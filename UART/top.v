==> flow/design.v <==
module top(
	input				sclk			,
	input				s_rst_n		,
	input				rs232_rx		,
	output	wire			rs232_tx 
);
wire		[7:0]		rx_data			;
wire					tx_trig			;
uart_rx		uart_rx_inst(
	.sclk			(sclk		)		,
	.s_rst_n		(s_rst_n	)		,
	.rs232_rx		(rs232_rx	)		,  
	.rx_data		(rx_data	)		,  
	.po_flag		(tx_trig	)		   
);
uart_tx		uart_tx_inst(
	.sclk			(sclk		)		,
	.s_rst_n		(s_rst_n	)		,
	.rs232_tx		(rs232_tx	)		,
	.tx_trig		(tx_trig	)		,
	.tx_data		(rx_data	)
);
endmodule
module uart_rx(
	input				sclk		,
	input				s_rst_n	,
	input				rs232_rx	,  
	output	reg	[7:0]	rx_data	,  
	output	reg			po_flag	   
);
localparam	BAUD_END	=	56				;
localparam	BAUD_M		=	BAUD_END/2 - 1	;
localparam	BIT_END		=	8				;
reg						rx_r1				;
reg						rx_r2				;
reg						rx_r3				;
reg						rx_flag				;  
reg		[12:0]			baud_cnt				;  
reg						bit_flag				;  
reg		[3:0]			bit_cnt				;  
wire						rx_neg				;
assign	rx_neg	=		~rx_r2 & rx_r3	;
always @(posedge sclk)begin
	rx_r1	<=		rs232_rx;
	rx_r2	<=		rx_r1;
	rx_r3	<=		rx_r2;
end
always @(posedge sclk or negedge s_rst_n)begin  
	if(s_rst_n == 1'b0)
		baud_cnt	<=	'd0;
	else if(baud_cnt == BAUD_END)
		baud_cnt	<=	'd0;
	else if(rx_flag == 1'b1)
		baud_cnt	<= baud_cnt + 1'b1;
	else
		baud_cnt <= 'd0;
end
always @(posedge sclk or negedge s_rst_n)begin  
	if(s_rst_n == 1'b0)
		rx_flag	<=	1'b0;
	else if(rx_neg == 1'b1)
		rx_flag	<=	1'b1;
	else if(bit_cnt == 'd0 && baud_cnt == BAUD_END)
		rx_flag	<=	1'b0;
end
always @(posedge sclk or negedge s_rst_n)begin  
	if(s_rst_n == 1'b0)
		bit_flag	<=	1'b0;
	else if(baud_cnt == BAUD_M)
		bit_flag	<=	1'b1;
	else
		bit_flag	<=	1'b0;
end
always @(posedge sclk or negedge s_rst_n)begin  
	if(s_rst_n == 1'b0)
		bit_cnt	<=	'd0;
	else if(bit_flag == 1'b1 && bit_cnt == BIT_END)
		bit_cnt	<=	'd0;
	else if(bit_flag == 1'b1)
		bit_cnt	<=	bit_cnt + 1'b1;
end
always @(posedge sclk or negedge s_rst_n)begin  
	if(s_rst_n == 1'b0)
		rx_data	<=	'd0;
	else if(bit_flag == 1'b1 && bit_cnt >= 'd1)
		rx_data	<=	{rx_r2,rx_data[7:1]};
end	
always @(posedge sclk or negedge s_rst_n)begin  
	if(s_rst_n == 1'b0)
		po_flag	<=	1'b0;
	else if(bit_cnt == BIT_END && bit_flag == 1'b1)
		po_flag	<=	1'b1;
	else
		po_flag	<=	1'b0;
end
endmodule
module uart_tx(
	input				sclk		,
	input				s_rst_n	,
	output	reg			rs232_tx	,
	input				tx_trig	,
	input		[7:0]	tx_data
);
reg	[7:0]		tx_data_r	;
reg			tx_flag	;
reg	[12:0]	baud_cnt	;
reg			bit_flag	;
reg	[3:0]		bit_cnt	;
localparam	BAUD_END	=	56				;
localparam	BAUD_M		=	BAUD_END/2 - 1	;
localparam	BIT_END		=	8				;
always @(posedge sclk or negedge s_rst_n)begin  
	if(s_rst_n == 1'b0)
		tx_data_r	<=	'd0;
	else if(tx_trig == 1'b1 && tx_flag == 1'b0)
		tx_data_r	<=	tx_data;
end
always @(posedge sclk or negedge s_rst_n)begin  
	if(s_rst_n == 1'b0)
		tx_flag <= 1'b0;
	else if(tx_trig == 1'b1)
		tx_flag <= 1'b1;
	else if(bit_cnt == BIT_END && bit_flag == 1'b1)
		tx_flag <= 1'b0;
end
always @(posedge sclk or negedge s_rst_n)begin  
	if(s_rst_n == 1'b0)
		baud_cnt <= 'd0;
	else if(baud_cnt == BAUD_END)
		baud_cnt <= 'd0;
	else if(tx_flag == 1'b1)
		baud_cnt <= baud_cnt + 1'b1;
	else	
		baud_cnt <= 'd0;
end
always @(posedge sclk or negedge s_rst_n)begin  
	if(s_rst_n == 1'b0)
		bit_flag <= 1'b0;
	else if(baud_cnt == BAUD_END)
		bit_flag <= 1'b1;
	else
		bit_flag <= 1'b0;
end
always @(posedge sclk or negedge s_rst_n)begin  
	if(s_rst_n == 1'b0)
		bit_cnt <= 1'b0;
	else if(bit_flag == 1'b1 && bit_cnt == BIT_END)
		bit_cnt <= 1'b0;
	else if(bit_flag == 1'b1)
		bit_cnt <= bit_cnt + 1'b1;
end
always @(posedge sclk or negedge s_rst_n)begin  
	if(s_rst_n == 1'b0)
		rs232_tx <= 1'b1;
	else if(tx_flag == 1'b1)
		case(bit_cnt)
			0:		rs232_tx <= 1'b0;
			1:		rs232_tx <= tx_data_r[0];
			2:		rs232_tx <= tx_data_r[1];
			3:		rs232_tx <= tx_data_r[2];
			4:		rs232_tx <= tx_data_r[3];
			5:		rs232_tx <= tx_data_r[4];
			6:		rs232_tx <= tx_data_r[5];
			7:		rs232_tx <= tx_data_r[6];
			8:		rs232_tx <= tx_data_r[7];
			default:	rs232_tx <= 1'b1;
		endcase
	else	
		rs232_tx <= 1'b1;
end
endmodule
# --- Tool chain data of top ---
# Tool output for the design above, in the order of the flow.
# Line numbers count from 1 in the design file above.
# Operators carry their Yosys type and port widths (W data, S select, Z words).
# Cell names lack the library's common part.
setup:
  top_module: "top"
  clock_port: "sclk"
  lib: "sky130hd"
  lib_corner: "tt_025C_1v80"

# --- After elaboration ---
# Counts by Yosys on the flattened word-level netlist (proc, flatten, opt, wreduce; memories kept). Register bits leave out memories and registers merged into their read ports (data or address). Print and check cells are left out. Cells with the same type and inputs are merged into one.
classes:
  n_addsub: 4
  cmp: 1
  eq_ne: 12
  mux: 17
  bitwise: 3
  reduce_and_logical: 11
ops:
  columns: ["cell", "count"]
  rows:
  - ["$mux W13", 4]
  - ["$add A13 B1 Y13 const B", 2]
  - ["$eq A13 B6 Y1 const B", 2]
  - ["$eq A4 B3 Y1 const B", 4]
  - ["$mux W4", 4]
  - ["$eq A13 B5 Y1 const B", 1]
  - ["$pmux W1 S9", 1]
  - ["$reduce_bool A2 Y1", 4]
  - ["$add A4 B1 Y4 const B", 2]
  - ["$eq A4 B2 Y1 const B", 2]
  - ["$eq A4 B4 Y1 const B", 2]
  - ["$logic_not A4 Y1", 2]
  - ["$mux W1", 8]
  - ["$logic_and A1 B1 Y1", 5]
  - ["$ge A4 B1 Y1 const B", 1]
  - ["$eq A4 B1 Y1 const B", 1]
  - ["$not A1 Y1", 2]
  - ["$and A1 B1 Y1", 1]
bits:
  regBits: 59
  in_bits: 3
  output_inout_bits: 1

# --- Longest topological paths ---
# Longest topological path by Yosys (ltp), each cell counted once; first at word level (registers and memories cut), then after technology mapping (sequential cells cut; the memories' decode and read muxes count).
logic_depth:
  word_depth: 4
  abc_area: 0
  ltp_mapped: 7
  mapped_depth_nobuf: 6

# --- Netlist ---
# Source: synth_stat.txt of the flow (Yosys; design flattened, memories mapped). It holds for the ABC_AREA given above (unset counts as 0); a run with the other value may have another netlist.
# The area totals of this step are shown rounded.
by_type:
  columns: ["cell_type", "count"]
  rows:
  - ["dfrtp_1", 55]
  - ["mux2_2", 16]
  - ["ha_1", 11]
  - ["nor2_1", 31]
  - ["xor2_1", 13]
  - ["xnor2_1", 11]
  - ["nand2_1", 19]
  - ["dfxtp_1", 3]
  - ["nand3_1", 12]
  - ["o21ai_0", 10]
  - ["inv_1", 13]
  - ["nand4_1", 7]
  - ["nor4_1", 5]
  - ["and4_1", 3]
  - ["dfstp_2", 1]
  - ["nor4b_1", 3]
  - ["clkbuf_1", 5]
  - ["o21ai_4", 1]
# Not listed: further types 21, cells in them 26.
synth_totals:
  stdcells: 245
  synth_area_um2: 2693
  seqArea_um2: 1463
  flip_flops: 59
  buf_cells: 7
# By module: a second synthesis without flattening, with its own total; a netlist apart from the flattened one above.
hier_totals:
  hier_cells: 255
  area_unflattened_um2: 2821
# Each row is one instance without its submodules.
by_module:
  columns: ["mod", "n_inst", "cells", "area_um2", "seq_area_um2"]
  rows:
  - ["uart_tx", 1, 132, 1435, 701.9]
  - ["uart_rx", 1, 123, 1386, 760.7]
  - ["top", 1, 0, 0.0, 0.0]

# --- Timing after synthesis ---
# OpenSTA on the mapped netlist: ideal clock, no wires. The path of least setup slack (recovery checks aside). Input and output delay are each 20% of the period. Register names are those of the netlist, which keeps one name where synthesis merged equal registers.
synth_path:
  path_type: "reg-to-reg"
  from: "register uart_rx_inst.bit_cnt[0]"
  to: "register uart_rx_inst.rx_data[0]"
  clock_period_ps: 3010
  t_first_pin_ps: 0
  arrival_ps: 1590
  slack_ps: 1295
  path_delay_ps: 1715
  stages: 6
  period_less_setup_slack_ps: 1715
# "path_delay_ps" is the arrival time less input delay plus setup time.
# "stages" counts driving pins, that of a launching flip-flop among them; a cell with two outputs on the path counts twice.
# "period_less_setup_slack_ps" is the clock period less the worst setup slack; recovery checks do not enter. This is arithmetic on one report: input and output delays are still those of the set period (20% each).
# Between the ends stands the longest chain of elaborated cells between them, by number of cells; it is not shown to be the way that was timed. Of several equally long chains one is given.
# Each line given opens the expression or statement behind the cell; cells for indexed reads and writes are added by Yosys, which also makes memories of some case tables.
# At most two assigning lines are given for a register; there are more.
synth_via:
  cell_sequence: "dfrtp_1 inv_1 ha_1 or3b_4 o21ai_4 mux2_2"
  elab_chain_len: 2
  cone_cells: 2
synth_lines:
  columns: ["element", "line", "rtl"]
  rows:
  - ["start, declared", 40, "reg [3:0] bit_cnt ;"]
  - ["start, assigned", 76, "bit_cnt <= 'd0;"]
  - ["start, assigned", 80, "bit_cnt <= bit_cnt + 1'b1;"]
  - ["$ge A4 B1 Y1", 85, "else if(bit_flag == 1'b1 && bit_cnt >= 'd1)"]
  - ["$logic_and A1 B1 Y1", 85, null]
  - ["end, assigned", 84, "rx_data <= 'd0;"]
  - ["end, assigned", 86, "rx_data <= {rx_r2,rx_data[7:1]};"]
  - ["end, declared", 28, "output reg [7:0] rx_data ,"]

# --- Path in the finished layout ---
# From the final timing report of run A: the path of least setup slack in the routed layout; clock arrival at registers is part of the times.
# The report prints the path's times to 10 ps; the period is as set.
layout_path:
  path_type: "reg-to-output"
  from: "register uart_tx_inst.rs232_tx"
  to: "output port rs232_tx"
  clock_period_ps: 3170
  out_delay_ps: 630
  t_first_pin_ps: 330
  arrival_ps: 1360
  slack_ps: 1170
  stages: 2
# At most two assigning lines are given for a register; there are more.
layout_via:
  cell_sequence: "dfstp_2 clkdlybuf4s50_1"
  elab_chain_len: 0
  cone_cells: 0
layout_lines:
  columns: ["element", "line", "rtl"]
  rows:
  - ["start, declared", 100, "output reg rs232_tx ,"]
  - ["start, assigned", 158, "1: rs232_tx <= tx_data_r[0];"]
  - ["start, assigned", 159, "2: rs232_tx <= tx_data_r[1];"]
  - ["end, declared", 5, "output wire rs232_tx"]

# Measured data: module top, platform sky130hd, 2 stored runs of the flow under differing settings, order arbitrary. Input and output delays are each 20% of the period that was set; the output load is 0.01 pF.
# By "timing.achieved_period_ps" is meant the clock period of the run minus its worst setup slack. This is arithmetic on one report: input and output delays are still those of the set period (20% each).
# By "worst_path_time_ps" is meant the share of the clock period that the worst setup path is allowed (20% is reserved at inputs, 20% at outputs), minus its slack. Clock arrival times at its registers enter into it.
# "final_power_w": no workload was simulated; the value follows from the tool's default switching activity.
# "worst_path_time_ps" is known to 10 ps.
# Values from the reports are rounded here.
runs:
  - name: "run A"
    settings:
      period_ns: 3.17
      CORE_UTILIZATION: 57
      SETUP_SLACK_MARGIN: -0.06
      PLACE_DENSITY_LB_ADDON: 0.02
      CORE_ASPECT_RATIO: 1.92
      CORE_MARGIN: 6
      CELL_PAD_IN_SITES_GLOBAL_PLACEMENT: 1
      TNS_END_PERCENT: 25
      ABC_AREA: 0
      GPL_TIMING_DRIVEN: 0
      CTS_CLUSTER_DIAMETER: 59
      SLEW_MARGIN: 25
      CAP_MARGIN: 20
    results:
      fin_ws_ps: 1174
      worst_path_time_ps: 1360
      worstPathKind: "reg-to-output"
      setupTns_ps: 0
      synthArea_um2: 2693
      total_die_area_um2: 6606
      timing.achieved_period_ps: 1996
      finish.utilization_frac: 0.67
      cell_area_final_um2: 3020
      final_power_w: 0.001847
  - name: "run B"
    settings:
      period_ns: 2.66
      CORE_UTILIZATION: 62
      SETUP_SLACK_MARGIN: 0.19
      PLACE_DENSITY_LB_ADDON: 0.26
      HOLD_SLACK_MARGIN: 0.23
      CORE_MARGIN: 5
      CELL_PAD_IN_SITES_DETAIL_PLACEMENT: 0
      ABC_AREA: 0
      GPL_ROUTABILITY_DRIVEN: 0
      CAP_MARGIN: 30
      MAX_ROUTING_LAYER: "met4"
      SLEW_MARGIN: 20
    results:
      final_power_w: 0.002139
      finish.utilization_frac: 0.69
      total_die_area_um2: 5761
      synthArea_um2: 2693
      setupTns_ps: 0
      timing.achieved_period_ps: 1911
      cell_area_final_um2: 2964
      fin_ws_ps: 749
      worst_path_time_ps: 1380
      worstPathKind: "reg-to-output"
